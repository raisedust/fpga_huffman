==> flow/design.v <==
`timescale 1ns / 1ps
module example(CLK,nRST,state,info_node_1,info_node_2,info_node_3,info_node_4,info_node_5,info_node_6,
info_node_7,state1,state2,state3,state4,state5,state6,state7);
	input CLK;
	input nRST;
	input [1:0] state;
	input [12:0] info_node_1;
	input [12:0] info_node_2;
	input [12:0] info_node_3;
	input [12:0] info_node_4;
	input [12:0] info_node_5;
	input [12:0] info_node_6;
	input [12:0] info_node_7;
	output [7:0] state1;
	output [7:0] state2;
	output [7:0] state3;
	output [7:0] state4;
	output [7:0] state5;
	output [7:0] state6;
	output [7:0] state7;
	reg [7:0] state1;
	reg [7:0] state2;
	reg [7:0] state3;
	reg [7:0] state4;
	reg [7:0] state5;
	reg [7:0] state6;
	reg [7:0] state7;
	reg [12:0] temp_node;
	reg [11:0] counter;
	wire [3:0] S0;
	wire [3:0] S1;
	wire [3:0] S2;
	assign S0 = 4'b0000;
	assign S1 = 4'b0001;
	assign S2 = 4'b0010;
	always @ (posedge CLK or negedge nRST)
	begin
		if(!nRST)
			counter <= 1;
		else 
			begin
			if(counter < 12'h00f)
				begin
				counter <= counter + 1;
				case(counter)
				12'h001: temp_node <= info_node_1;
				12'h002: begin
						  temp_node <= info_node_1;
						  if(temp_node[3:0] != temp_node[7:4])
								begin
								case(temp_node[12:9])
								S0: state1 <= {1'b0,state,temp_node[8],temp_node[3:0]};
								S1: state1 <= {2'b00,state[1],temp_node[8],temp_node[3:0]};
								S2: state1 <= {3'b000,temp_node[8],temp_node[3:0]};
								default:;
								endcase
								end
							else;
							end
				12'h003: temp_node <= info_node_2;
				12'h004: begin
						  temp_node <= #1 info_node_2;
						  if(temp_node[3:0] != temp_node[7:4])
								begin
								case(temp_node[12:9])
								S0: state2 <= {1'b0,state,temp_node[8],temp_node[3:0]};
								S1: state2 <= {2'b00,state[1],temp_node[8],temp_node[3:0]};
								S2: state2 <= {3'b000,temp_node[8],temp_node[3:0]};
								default:;
								endcase
								end
							else;
							end
				12'h005: temp_node <= info_node_3;
				12'h006: begin
						  temp_node <= #1 info_node_3;
						  if(temp_node[3:0] != temp_node[7:4])
								begin
								case(temp_node[12:9])
								S0: state3 <= {1'b0,state,temp_node[8],temp_node[3:0]};
								S1: state3 <= {2'b00,state[1],temp_node[8],temp_node[3:0]};
								S2: state3 <= {3'b000,temp_node[8],temp_node[3:0]};
								default:;
								endcase
								end
							else;
							end
				12'h007: temp_node <= info_node_4;
				12'h008: begin
						  temp_node <= #1 info_node_4;
						  if(temp_node[3:0] != temp_node[7:4])
								begin
								case(temp_node[12:9])
								S0: state4 <= {1'b0,state,temp_node[8],temp_node[3:0]};
								S1: state4 <= {2'b00,state[1],temp_node[8],temp_node[3:0]};
								S2: state4 <= {3'b000,temp_node[8],temp_node[3:0]};
								default:;
								endcase
								end
							else;
							end
				12'h009: temp_node <= info_node_5;
				12'h00a: begin
						  temp_node <= #1 info_node_5;
						  if(temp_node[3:0] != temp_node[7:4])
								begin
								case(temp_node[12:9])
								S0: state5 <= {1'b0,state,temp_node[8],temp_node[3:0]};
								S1: state5 <= {2'b00,state[1],temp_node[8],temp_node[3:0]};
								S2: state5 <= {3'b000,temp_node[8],temp_node[3:0]};
								default:;
								endcase
								end
							else;
							end
				12'h00b: temp_node <= info_node_6;
				12'h00c: begin
						  temp_node <= #1 info_node_6;
						  if(temp_node[3:0] != temp_node[7:4])
								begin
								case(temp_node[12:9])
								S0: state6 <= {1'b0,state,temp_node[8],temp_node[3:0]};
								S1: state6 <= {2'b00,state[1],temp_node[8],temp_node[3:0]};
								S2: state6 <= {3'b000,temp_node[8],temp_node[3:0]};
								default:;
								endcase
								end
							else;
							end
				12'h00d: temp_node <= info_node_7;
				12'h00e: begin
						  temp_node <= #1 info_node_7;
						  if(temp_node[3:0] != temp_node[7:4])
								begin
								case(temp_node[12:9])
								S0: state7 <= {1'b0,state,temp_node[8],temp_node[3:0]};
								S1: state7 <= {2'b00,state[1],temp_node[8],temp_node[3:0]};
								S2: state7 <= {3'b000,temp_node[8],temp_node[3:0]};
								default:;
								endcase
								end
							else;
							end
				default:;
				endcase
				end
			else;
			end
	end
endmodule
# Step by step through the tools: example
# What the tools print for example, step after step.
# Lines are those of the file above, counted from 1.
# Cell names lack the library's common part.
# Not given: -
[setup]
design = "example"
clock_port = "CLK"
cell_library = "sky130hd"
pvt_corner = "tt_025C_1v80"

# Elaborated design
# Source: Yosys, flattened and elaborated, memories not mapped. Widths are those after wreduce. Registers that Yosys merges into a memory's read port (data or address) are not register bits. Print and check cells do not count. Equal cells are merged and count once.
[op_classes]
n_cmp = 1
reduce_logical = 18
addsub = 1
eq_ne = 17
n_mux = 4
[ops]
columns = ["operator", "n"]
rows = [
  ["13-bit parallel mux with 7-bit select", 1],
  ["12-bit by 4-bit equality test with 1-bit output (second input constant)", 7],
  ["12-bit by 3-bit equality test with 1-bit output (second input constant)", 4],
  ["5-bit AND reduction", 7],
  ["12-bit by 2-bit equality test with 1-bit output (second input constant)", 2],
  ["7-bit 2-to-1 mux", 3],
  ["2-bit OR reduction", 7],
  ["12-bit by 1-bit adder with 12-bit output (second input constant)", 1],
  ["12-bit by 1-bit equality test with 1-bit output (second input constant)", 1],
  ["12-bit by 4-bit less-than comparator with 1-bit output (second input constant)", 1],
  ["7-bit nonzero test", 1],
  ["4-bit by 1-bit equality test with 1-bit output (second input constant)", 1],
  ["4-bit by 2-bit equality test with 1-bit output (second input constant)", 1],
  ["4-bit != test", 1],
  ["4-bit zero test", 1],
  ["3-bit AND reduction", 1],
  ["3-bit nonzero test", 1],
]
[word_totals]
output_inout_bits = 56
reg_bits = 74
input_bits = 95

# Longest topological paths
# Longest topological path by Yosys (ltp), each cell counted once; first at word level (registers and memories cut), then after technology mapping (sequential cells cut; the memories' decode and read muxes count).
[depth]
word_depth = 4
abc_area = 0
depth_mapped = 7
mapped_depth_nobuf = 6

# Mapped cells and area
# Source: synth_stat.txt of the flow (Yosys; design flattened, memories mapped). It holds for the ABC_AREA given above (unset counts as 0); a run with the other value may have another netlist.
# The area totals of this step are shown rounded.
[types]
columns = ["cell", "n", "area_total_um2"]
rows = [
  ["edfxtp_1", 62, 1.86E+03],
  ["mux2_2", 28, 315.302],
  ["dfrtp_1", 11, 275.264],
  ["a221oi_1", 26, 227.718],
  ["a22o_1", 13, 113.859],
  ["a22oi_1", 13, 97.594],
  ["o22ai_1", 13, 81.328],
  ["clkbuf_1", 19, 71.318],
  ["buf_4", 7, 52.55],
  ["ha_1", 4, 50.048],
  ["nand4b_4", 2, 47.546],
  ["xnor2_1", 5, 43.792],
  ["dfstp_2", 1, 26.275],
  ["nor2_1", 7, 26.275],
  ["buf_2", 5, 25.024],
  ["or4_4", 2, 22.522],
  ["nor2_8", 1, 20.019],
  ["nand2b_1", 3, 18.768],
]
# Other cell types: 20; their cells: 31.
[synth_totals]
ffs = 74
seqArea_mm2 = 0.002163
area_mm2 = 0.003572
mapped_cells = 253

# Worst setup path after synthesis
# Source: OpenSTA report_checks on the synthesized netlist (no wires, ideal clock, input and output delay 20% of the period each), path of least setup slack; recovery checks are left aside. Register names are those of the netlist, which keeps one name where synthesis merged equal registers.
[synth_path]
kind = "register to register"
start = "register counter[11]"
end = "register temp_node[0]"
path_delay_ps = 2500
path_buffers = 1
stages = 6
launch_ps = 0
tclk_ps = 2560
slack_ps = 60
arrival_time_ps = 2113
synth_period_reached_ps = 2500
# "path_delay_ps" is the arrival time less input delay plus setup time.
# "stages": output pins that drive a net of the path, with the launching flip-flop's if there is one; two outputs of one cell count as two.
# "synth_period_reached_ps" = period - worst setup slack (recovery checks aside). The figure is calculated, with input and output delays left at 20% of the set period.
# Between the ends stands the longest chain of elaborated cells between them, by number of cells; it is not shown to be the way that was timed. Of several equally long chains one is given.
# Each line given opens the expression or statement behind the cell; cells for indexed reads and writes are added by Yosys, which also makes memories of some case tables.
# At most two assigning lines are given for a register; there are more.
# The path ends at the enable pin of a flip-flop; only ways to that pin are counted.
[synth_via]
path_cell_list = "dfrtp_1 or4_4 nor2_8 o221ai_2 buf_2 a21oi_1"
elab_chain_len = 4
[synth_rtl]
columns = ["element", "line_no", "text"]
rows = [
  ["from (decl)", 29, "reg [11:0] counter;"],
  ["from (assign)", 39, "counter <= 1;"],
  ["from (assign)", 44, "counter <= counter + 1;"],
  ["12-bit by 2-bit equality test with 1-bit output", 45, "case(counter)"],
  ["2-bit OR reduction", "-", ""],
  ["7-bit nonzero test", "-", ""],
  ["3-bit AND reduction", "-", ""],
  ["to (assign)", 46, "12'h001: temp_node <= info_node_1;"],
  ["to (assign)", 48, "temp_node <= info_node_1;"],
  ["to (decl)", 28, "reg [12:0] temp_node;"],
]

# Timing after layout
# Path of least setup slack in the final report of run B (OpenROAD, finished layout, wires in). Where an end is a register, its clock arrival counts in the times.
# The report prints the path's times to 10 ps; the period is as set.
[layout_path]
kind = "input to register"
start = "input port nRST"
end = "register state5[2]"
launch_ps = 900
tclk_ps = 4500
path_buffers = 1
slack_ps = 1500
in_delay_ps = 900
arrival_time_ps = 2970
stages = 5
# Between the ends stands the longest chain of elaborated cells between them, by number of cells; it is not shown to be the way that was timed. Of several equally long chains one is given.
# At most two assigning lines are given for a register; there are more.
[layout_via]
path_cell_list = "clkdlybuf4s50_1 nand2_1 nor3_1 nand4b_4 nor2_1"
elab_chain_len = 1
[layout_rtl]
columns = ["element", "line_no", "text"]
rows = [
  ["from (decl)", 5, "input nRST;"],
  ["5-bit AND reduction", "-", ""],
  ["to (assign)", 108, "S0: state5 <= {1'b0,state,temp_node[8],temp_node[3:0]};"],
  ["to (assign)", 109, "S1: state5 <= {2'b00,state[1],temp_node[8],temp_node[3:0]};"],
  ["to (decl)", 18, "output [7:0] state5;"],
]

# Module example, platform sky130hd: 2 stored runs of the flow (Yosys, OpenROAD) with differing settings, in no particular order. Input and output delays are each 20% of the period that was set; the output load is 0.01 pF.
# "timing.achieved_period_ps" = clock period - worst setup slack. The figure is calculated, with input and output delays left at 20% of the set period.
# By "worst_path_ps" is meant the share of the clock period that the worst setup path is allowed (20% is reserved at inputs, 20% at outputs), minus its slack. Clock arrival times at its registers enter into it.
# "fin_power_uw" rests on the timing tool's default activity at the inputs, not on a simulated workload.
# "worst_path_ps" is given in steps of 10 ps.
# The measured numbers are rounded.

[[run]]
name = "run A"
[run.settings]
period_ns = 3.04
CORE_UTILIZATION = 66
SETUP_SLACK_MARGIN = 0.21
CORE_ASPECT_RATIO = 0.78
CORE_MARGIN = 4
CELL_PAD_IN_SITES_GLOBAL_PLACEMENT = 1
TNS_END_PERCENT = 15
ABC_AREA = 1
GPL_TIMING_DRIVEN = 1
GPL_ROUTABILITY_DRIVEN = 1
CTS_CLUSTER_SIZE = 37
CTS_CLUSTER_DIAMETER = 223
CAP_MARGIN = 5
SLEW_MARGIN = 20
[run.results]
outcome = "did not finish, placement stopped with GPL-0301"

[[run]]
name = "run B"
[run.settings]
period_ns = 4.5
CORE_UTILIZATION = 55
PLACE_DENSITY_LB_ADDON = 0.09
TNS_END_PERCENT = 70
CAP_MARGIN = 10
MIN_ROUTING_LAYER = "met1"
CORE_MARGIN = 2
SLEW_MARGIN = 20
[run.results]
final_setup_tns_ps = 0
worst_path_ps = 2100
timing.worst_path_kind = "input to register"
fin_util_frac = 0.823
fin_power_uw = 1398
design_die_area_mm2 = 0.007155
yosys_chip_area_mm2 = 0.003572
setup_ws_ps = 1504
timing.achieved_period_ps = 2996
