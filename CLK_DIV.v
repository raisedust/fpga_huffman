==> flow/design.v <==
`timescale 1ns / 1ps
module CLK_DIV(CLK_IN, nRST, CLK_OUT);
    input CLK_IN;
    input nRST;
    output CLK_OUT;
	reg CLK_OUT = 1'b1;
	reg [9:0] DIV_counter = 10'h000;
	parameter DIV_FACTOR = 1;
	always@(posedge CLK_IN)
	 begin
		if(!nRST)
		 begin
			CLK_OUT <= 1'b1;
			DIV_counter <= 10'h000;
		 end
		else
		 begin
			if(DIV_counter != DIV_FACTOR >> 1)
			 begin
				DIV_counter <= DIV_counter + 1;
			 end
			else
			 begin
				DIV_counter <= 10'h000;
				CLK_OUT <= !CLK_OUT;
			 end
		 end
	 end
endmodule
# Reports on CLK_DIV
# What the tools print for CLK_DIV, step after step.
# Lines are those of the file above, counted from 1.
# Operators carry their Yosys type and port widths (W data, S select, Z words).
# The mark n/a stands for no value.
[design]
top_module = "CLK_DIV"
clock = "CLK_IN"
library = "sky130hd"
pvt_corner = "tt_025C_1v80"

# Word level
# Yosys after proc, flatten, opt, wreduce and memory -nomap, before mapping. Enables and synchronous resets that opt folds into registers are not counted as muxes. Memory bits, and registers merged into a memory's read port (data or address), are not among the register bits. Print and check cells are not counted. Equal cells are merged and count once.
[word_totals]
output_inout_bits = 1
clocked_rd_ports_x_width = 0
word_cells = 6
reg_bits = 11
latchBits = 0
mem_count = 0
ramBits = 0
mem_bits_ro = 0
[op_classes]
mul = 0
compare = 0
div_mod_pow = 0
equal = 0
logic = 0
n_addsub = 1
reduce_logical = 3
shift = 0
muxes = 0
[op_table]
columns = ["cell", "n"]
rows = [
  ["$add A10 B1 Y10 const B", 1],
  ["$reduce_bool A10 Y1", 1],
  ["$reduce_and A2 Y1", 1],
  ["$logic_not A1 Y1", 1],
]

# Longest topological paths
# Longest topological path by Yosys (ltp), each cell counted once; first at word level (registers and memories cut), then after technology mapping (sequential cells cut; the memories' decode and read muxes count).
[depth]
word_depth = 2
ABC_AREA = 0
ltp_mapped = 5
mapped_depth_nobuf = 5

# Netlist
# Source: synth_stat.txt of the flow (Yosys; design flattened, memories mapped). It holds for the ABC_AREA given above (unset counts as 0); a run with the other value may have another netlist.
[mapped]
mapped_area_um2 = 499.2
flip_flops = 11
cell_count = 55
seqArea_um2 = 220.2
[by_type]
columns = ["type", "n", "type_area_um2"]
rows = [
  ["sky130_fd_sc_hd__dfxtp_1", 11, 220.211],
  ["sky130_fd_sc_hd__a21oi_1", 5, 25.024],
  ["sky130_fd_sc_hd__ha_1", 2, 25.024],
  ["sky130_fd_sc_hd__nand3_1", 5, 25.024],
  ["sky130_fd_sc_hd__or3_1", 4, 25.024],
  ["sky130_fd_sc_hd__o31ai_4", 1, 21.27],
  ["sky130_fd_sc_hd__o21ai_0", 4, 20.019],
  ["sky130_fd_sc_hd__nor2_1", 5, 18.768],
  ["sky130_fd_sc_hd__xor2_1", 2, 17.517],
  ["sky130_fd_sc_hd__inv_1", 4, 15.014],
  ["sky130_fd_sc_hd__o31ai_1", 2, 15.014],
  ["sky130_fd_sc_hd__or4b_4", 1, 13.763],
  ["sky130_fd_sc_hd__xnor2_1", 1, 8.758],
  ["sky130_fd_sc_hd__nand2_1", 2, 7.507],
  ["sky130_fd_sc_hd__nand3b_1", 1, 7.507],
  ["sky130_fd_sc_hd__or3_2", 1, 7.507],
  ["sky130_fd_sc_hd__or4_1", 1, 7.507],
  ["sky130_fd_sc_hd__nand4_1", 1, 6.256],
]
# Not listed: further types 2, cells in them 2.

# Path before layout
# OpenSTA on the mapped netlist: ideal clock, no wires. The path of least setup slack (recovery checks aside). Input and output delay are each 20% of the period. Register names are those of the netlist, which keeps one name where synthesis merged equal registers.
[synth_timing]
path_type = "register to register"
startpoint = "reg DIV_counter[0]"
endpoint = "reg DIV_counter[2]"
path_delay_ns = 1.563
setup_time_ns = 0.131
tclk_ns = 1.58
t_arrival_ns = 1.432
required_time_ns = 1.449
path_stages = 6
setup_slack_ns = 0.018
launch_ns = 0.000
period_less_setup_slack_ns = 1.562
# "path_delay_ns" is the arrival time less input delay plus setup time.
# "path_stages": output pins that drive a net of the path, with the launching flip-flop's if there is one; two outputs of one cell count as two.
# "period_less_setup_slack_ns" is the clock period less the worst setup slack; recovery checks do not enter. This is arithmetic on one report: input and output delays are still those of the set period (20% each).
# The rows between start and end are the longest chain of elaborated cells between them; the timing report does not say that the signal goes this way. Where chains are equally long, one stands for them.
# Each line given opens the expression or statement behind the cell; cells for indexed reads and writes are added by Yosys, which also makes memories of some case tables.
# A register here has more assigning lines than the two given.
[synth_via]
cell_sequence = "sky130_fd_sc_hd__dfxtp_1 -> sky130_fd_sc_hd__inv_1 -> sky130_fd_sc_hd__ha_1 -> sky130_fd_sc_hd__or4b_4 -> sky130_fd_sc_hd__o31ai_4 -> sky130_fd_sc_hd__nor2_1"
elab_chain_len = 2
[synth_lines]
columns = ["item", "line_no", "text"]
rows = [
  ["start, declared", 7, "reg [9:0] DIV_counter = 10'h000;"],
  ["start, assigned", 14, "DIV_counter <= 10'h000;"],
  ["start, assigned", 20, "DIV_counter <= DIV_counter + 1;"],
  ["$reduce_bool A10 Y1", 18, "if(DIV_counter != DIV_FACTOR >> 1)"],
  ["$reduce_and A2 Y1", "n/a", ""],
  ["end, assigned", 14, ""],
  ["end, assigned", 20, ""],
  ["end, declared", 7, ""],
]

# Path in the finished layout
# From the final timing report of run 1: the path of least setup slack in the routed layout; clock arrival at registers is part of the times.
[layout_timing]
path_type = "register to output"
startpoint = "reg CLK_OUT"
endpoint = "out CLK_OUT"
required_time_ns = 2.36
t_arrival_ns = 1.18
setup_slack_ns = 1.18
path_stages = 2
tclk_ns = 2.95
out_delay_ns = 0.59
launch_ns = 0.27
[layout_via]
cell_sequence = "sky130_fd_sc_hd__dfxtp_1 -> sky130_fd_sc_hd__clkdlybuf4s50_1"
elab_chain_len = 0
[layout_lines]
columns = ["item", "line_no", "text"]
rows = [
  ["start, declared", 5, "output CLK_OUT;"],
  ["start, assigned", 13, "CLK_OUT <= 1'b1;"],
  ["start, assigned", 25, "CLK_OUT <= !CLK_OUT;"],
  ["end, declared", 5, ""],
]

# Record of 2 stored runs of the RTL-to-layout flow on CLK_DIV, platform sky130hd. The runs are unordered. Constraints: input delay and output delay 20% of the set period each, output load 0.01 pF.
# "achievedPeriod_ns" means the clock period less the worst setup slack. The figure is calculated, with input and output delays left at 20% of the set period.
# "critical_path_time_ns" means the part of the period allowed to the worst setup path (the constraints hold back 20% at inputs and 20% at outputs) less its slack; where the path has registers, the arrival times of their clocks count too.
# "fin_power_uw" is the tool's figure for a default switching activity; nothing was simulated.

[[run]]
name = "run 1"
[run.settings]
period_ns = 2.95
CORE_UTILIZATION = 37
SETUP_SLACK_MARGIN = 0.35
PLACE_DENSITY_LB_ADDON = 0.1
CELL_PAD_IN_SITES_GLOBAL_PLACEMENT = 1
CELL_PAD_IN_SITES_DETAIL_PLACEMENT = 2
TNS_END_PERCENT = 10
GPL_TIMING_DRIVEN = 1
CTS_CLUSTER_SIZE = 35
CAP_MARGIN = 35
CORE_MARGIN = 2
SLEW_MARGIN = 20
[run.results]
dieArea_um2 = 1658.9
util_pct = 43.9
achievedPeriod_ns = 1.773
fin_power_uw = 261.6
finalCellArea_um2 = 564.3
ys_area_um2 = 499.2
final_hold_ws_ns = 0.515
fin_ws_ns = 1.177
critical_path_time_ns = 1.18
worstPathKind = "register to output"
timing.setup.tns_ns = 0.000

[[run]]
name = "run 2"
[run.settings]
period_ns = 3.39
CORE_UTILIZATION = 72
CELL_PAD_IN_SITES_GLOBAL_PLACEMENT = 2
ABC_AREA = 0
CTS_CLUSTER_DIAMETER = 346
MAX_ROUTING_LAYER = "met5"
CAP_MARGIN = 20
CORE_MARGIN = 2
SLEW_MARGIN = 20
[run.results]
outcome = "unfinished; error PDN-0185 in floorplanning"
